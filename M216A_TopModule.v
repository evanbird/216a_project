==> flow/design.v <==
module M216A_Core (
    input wire [3:0] in_i,
    input wire [15:0] in_f,
    input wire clk,
    input wire rst_n,
    output wire [3:0] out
    );
parameter acc_w = 16;
parameter diff_w = 4;
reg [acc_w-1:0] acc_store_1, acc_store_2, acc_store_3; 
wire [acc_w:0] full_add_1, full_add_2, full_add_3;
wire [acc_w-1:0] e1, e2, e3;
wire c1, c2, c3;
assign full_add_1 = acc_store_1 + in_f;
assign c1 = full_add_1[acc_w];
assign e1 = full_add_1[acc_w-1:0];
assign full_add_2 = acc_store_2 + e1;
assign c2 = full_add_2[acc_w];
assign e2 = full_add_2[acc_w-1:0];
assign full_add_3 = acc_store_3 + e2;
assign c3 = full_add_3[acc_w];
assign e3 = full_add_3[acc_w-1:0];
wire signed [diff_w-3:0] c3_s = {{(diff_w-3){1'b0}}, c3};
reg signed [diff_w-3:0] c3_z1;
wire signed [diff_w-3:0] d1;
wire signed [diff_w-2:0] c2_s = {{(diff_w-2){1'b0}}, c2};
reg signed [diff_w-2:0] c2_z1;
wire signed [diff_w-2:0] y;
reg signed [diff_w-2:0] y_z1;       
wire signed [diff_w-2:0] d2;
wire signed [diff_w-1:0] c1_s = {{(diff_w-1){1'b0}}, c1};
reg signed [diff_w-1:0] c1_z1;
reg signed [diff_w-1:0] c1_z2;
wire signed [diff_w-1:0] out_f;
wire signed [diff_w-1:0] in_i_s = $signed(in_i);         
reg signed [diff_w-1:0] in_i_z1;
reg signed [diff_w-1:0] in_i_z2;
wire signed [diff_w-1:0] out_next;
assign d1 = c3_s - c3_z1;      
assign y = c2_z1 + {{1{d1[1]}}, d1};       
assign d2 = y - y_z1;          
assign out_f = c1_z2 + {{1{d2[2]}}, d2};       
assign out_next = in_i_z2 + out_f;       
assign out = out_next;
always @(posedge clk or negedge rst_n) begin
    if (!rst_n) begin
        acc_store_1 <= 0;
        acc_store_2 <= 0;
        acc_store_3 <= 0;
        c1_z1 <= 0;
        c1_z2 <= 0;
        c2_z1 <= 0;
        c3_z1 <= 0;
        in_i_z1 <= 0;
        in_i_z2 <= 0;
        y_z1 <= 0;
    end else begin
        acc_store_1 <= full_add_1[acc_w-1:0];
        acc_store_2 <= full_add_2[acc_w-1:0];
        acc_store_3 <= full_add_3[acc_w-1:0];
        c1_z1 <= c1_s;
        c1_z2 <= c1_z1;
        c2_z1 <= c2_s;
        c3_z1 <= c3_s;
        in_i_z1 <= in_i_s;
        in_i_z2 <= in_i_z1;
        y_z1 <= y;
    end
end
endmodule
module M216A_TopModule ( 
    in_i,
    in_f,
    clk,
    rst_n,
    out
    );
input   [3:0]   in_i;
input   [15:0]  in_f;
input           clk;
input           rst_n;
output  [3:0]  out;
wire [3:0]   core_out;
M216A_Core core_inst (
    .in_i (in_i),
    .in_f (in_f),
    .clk (clk),
    .rst_n (rst_n),
    .out (core_out)
);
assign out = core_out;
endmodule
# Tool chain data of M216A_TopModule
# What the tools print for M216A_TopModule, step after step.
# Lines are those of the file above, counted from 1.
# Operators carry their Yosys type and port widths (W data, S select, Z words).
# Library cell names are shortened.
# A cell with - has no value.
# setup
top	M216A_TopModule
clk_port	clk
cell_library	sky130hd
lib_corner	tt_025C_1v80

# Word level
# Source: Yosys, flattened and elaborated, memories not mapped. Widths are those after wreduce; folded enables and synchronous resets count as part of the registers. Registers that Yosys merges into a memory's read port (data or address) are not register bits. Print and check cells do not count. Equal cells are merged and count once.
# word_totals
register_bits	63
wordCells	18
inputBits	22
out_inout_bits	4
# classes
addsub	8
# op_table
cell	count
$add A16 B16 Y17	3
$add A2 B3 Y4	1
$add A4 B4 Y4	1
$add A2 B2 Y3	1
$sub A3 B3 Y3	1
$sub A1 B1 Y2	1

# Depth
# Yosys ltp: most cells in a row. Word level: on the elaborated netlist, between registers, memories and ports. Mapped: between sequential cells and ports; inverters and the memories' decode and read muxes count.
# logic_depth
ltp_word	8
ABC_AREA	1
ltp_mapped	39
depth_no_buf	39

# Netlist
# The flow's flattened synthesis, as Yosys stat reports it; memories are mapped. The netlist is that of the ABC_AREA named above (0 if unset); the other value can give another one.
# types
cell_type	count	type_area_um2
dfrtp_1	63	1.58E+03
nand2_1	256	960.922
ha_1	57	713.184
inv_1	121	454.186
nand3_1	32	160.154
xor2_1	18	157.651
nor2_1	33	123.869
a21oi_1	24	120.115
fa_1	6	120.115
xnor2_1	6	52.55
inv_2	13	48.797
nor3_1	8	40.038
nand3b_1	5	37.536
nand4_1	4	25.024
nor3_2	2	20.019
nand2_2	3	18.768
or2_1	3	18.768
a21oi_2	2	17.517
# Not listed: further types 4, cells in them 5.
# mapped
buf_cells	0
sequential_area_um2	1576.5
cell_count	661
area_um2	4702.0
flip_flops	63

# Path before layout
# Path of least setup slack by OpenSTA after synthesis, without wires, with an ideal clock, recovery checks aside; 20% of the period is set as input and as output delay. Where synthesis merged equal registers, the netlist keeps one of their names.
# synth_timing
kind	in2out
start	in in_f[0]
end	out out[3]
out_delay_ns	2.220
path_stages	36
n_path_buf	0
arrival_ns	7.204
input_delay_ns	2.220
delay_ns	4.984
required_ns	8.880
setup_slack_ns	1.676
tclk_ns	11.1
t_first_pin_ns	2.220
period_less_setup_slack_ns	9.424
# "delay_ns" = arrival - input delay + setup time.
# At an output port there is no setup time.
# "path_stages" counts driving pins, that of a launching flip-flop among them; a cell with two outputs on the path counts twice.
# "period_less_setup_slack_ns" = period - worst setup slack (recovery checks aside). The figure is calculated, with input and output delays left at 20% of the set period.
# The rows between start and end are the longest chain of elaborated cells between them; the timing report does not say that the signal goes this way. Where chains are equally long, one stands for them.
# Each line given opens the expression or statement behind the cell; cells for indexed reads and writes are added by Yosys, which also makes memories of some case tables.
# synth_between
cell_sequence	ha_1 -> fa_1 -> nand2_1 -> nand2_1 -> nand3b_1 -> nand2_1 -> xor2_1 -> ha_1 -> nand2_1 -> inv_1 -> a21oi_1 -> nand2_1 -> nand2_1 -> nand2_1 -> nand2_1 -> nand2_1 -> ha_1 -> nand2_2 -> inv_2 -> a21oi_1 -> o21ai_1 -> a21oi_2 -> ha_1 -> inv_1 -> ha_1 -> inv_1 -> ha_1 -> fa_1 -> xnor2_1 -> nand2_1 -> nand2_1 -> inv_1 -> ha_1 -> a21oi_1 -> nand3b_1 -> nand2_1
elab_chain_cells	8
cells_between	8
cone_lines	8
cone_classes	add/sub (8)
# synth_lines
element	line_no	source
from (decl)	79	input   [15:0]  in_f;
$add A16 B16 Y17	14	assign full_add_1 = acc_store_1 + in_f;
$add A16 B16 Y17	17	assign full_add_2 = acc_store_2 + e1;
$add A16 B16 Y17	20	assign full_add_3 = acc_store_3 + e2;
$sub A1 B1 Y2	39	assign d1 = c3_s - c3_z1;
$add A2 B2 Y3	40	assign y = c2_z1 + {{1{d1[1]}}, d1};
$sub A3 B3 Y3	41	assign d2 = y - y_z1;
$add A2 B3 Y4	42	assign out_f = c1_z2 + {{1{d2[2]}}, d2};
$add A4 B4 Y4	43	assign out_next = in_i_z2 + out_f;
to (decl)	82	output  [3:0]  out;
# Some nets on the timed path still bear RTL names; the line given drives or declares the net.
# synth_named_nets
signal	line_no
core_inst.e1[6]	14
core_inst.e2[11]	17

# Timing after layout
# From the final timing report of stored run 1: the path of least setup slack in the routed layout; clock arrival at registers is part of the times.
# layout_timing
kind	in2out
start	in in_f[0]
end	out out[3]
out_delay_ns	2.96
t_first_pin_ns	2.96
input_delay_ns	2.96
arrival_ns	8.47
tclk_ns	14.8
n_path_buf	2
required_ns	11.84
setup_slack_ns	3.37
path_stages	40
# The rows between start and end are the longest chain of elaborated cells between them; the timing report does not say that the signal goes this way. Where chains are equally long, one stands for them.
# layout_between
cell_sequence	clkdlybuf4s50_1 -> ha_2 -> fa_2 -> nand2_4 -> nand2_1 -> nand3b_1 -> nand2_2 -> nand2_2 -> nand2_1 -> nand2_1 -> nand2_2 -> ha_4 -> nand2_4 -> inv_2 -> nand2_1 -> nand2_2 -> a21oi_2 -> nand2_1 -> [4 not listed] -> nor2_2 -> o21ai_2 -> a21oi_4 -> ha_4 -> inv_2 -> ha_4 -> inv_1 -> ha_4 -> fa_2 -> xor2_1 -> nand2_1 -> nand2_1 -> inv_1 -> ha_4 -> a21oi_2 -> nand3b_1 -> nand2_1 -> buf_2
elab_chain_cells	8
cells_between	8
cone_lines	8
cone_classes	add/sub (8)
# layout_lines
element	line_no	source
from (decl)	79	input   [15:0]  in_f;
$add A16 B16 Y17	14	assign full_add_1 = acc_store_1 + in_f;
$add A16 B16 Y17	17	assign full_add_2 = acc_store_2 + e1;
$add A16 B16 Y17	20	assign full_add_3 = acc_store_3 + e2;
$sub A1 B1 Y2	39	assign d1 = c3_s - c3_z1;
$add A2 B2 Y3	40	assign y = c2_z1 + {{1{d1[1]}}, d1};
$sub A3 B3 Y3	41	assign d2 = y - y_z1;
$add A2 B3 Y4	42	assign out_f = c1_z2 + {{1{d2[2]}}, d2};
$add A4 B4 Y4	43	assign out_next = in_i_z2 + out_f;
to (decl)	82	output  [3:0]  out;
# Some nets on the timed path still bear RTL names; the line given drives or declares the net.
# layout_named_nets
signal	line_no
core_inst.e1[10]	14
core_inst.e2[15]	17

# Below are 2 stored runs of the flow (Yosys, OpenROAD; platform sky130hd) on M216A_TopModule, each with its settings and what was measured, unordered. Constraints: input delay and output delay 20% of the set period each, output load 0.01 pF.
# "achievedPeriod_ns" = clock period - worst setup slack. The figure is calculated, with input and output delays left at 20% of the set period.
# "worst_path_allowed_less_slack_ns" = time allowed to the worst setup path (clock period - input delay - output delay, where it has them) - its slack; a late launch clock adds to it, a late capture clock takes from it.
# A setting shown as . is not set for that run.
run name	period_ns	CORE_UTILIZATION	SETUP_SLACK_MARGIN	PLACE_DENSITY_LB_ADDON	CORE_ASPECT_RATIO	CELL_PAD_IN_SITES_DETAIL_PLACEMENT	ABC_AREA	CTS_CLUSTER_SIZE	CTS_CLUSTER_DIAMETER	CAP_MARGIN	SLEW_MARGIN	CORE_MARGIN	PLACE_DENSITY	TNS_END_PERCENT	GPL_ROUTABILITY_DRIVEN	dieArea_um2	timing.setup.tns_ns	setup_worst_slack_ns	achievedPeriod_ns	ws_hold_ns	layout_stdcell_area_um2	post_route_util_pct	synth_area_um2	worst_path_allowed_less_slack_ns	path_kind
stored run 1	14.8	27	3.01	0.29	0.5	0	1	34	207	40	10	2	.	.	.	18550.7	0.000	3.375	11.425	0.345	6174.7	35.8	4702.0	5.51	in2out
stored run 2	14.4	51	.	.	.	.	1	.	.	10	20	2	0.58	40	0	10004.0	0.000	2.188	12.212	0.344	5325.1	58.5	4702.0	6.45	in2out
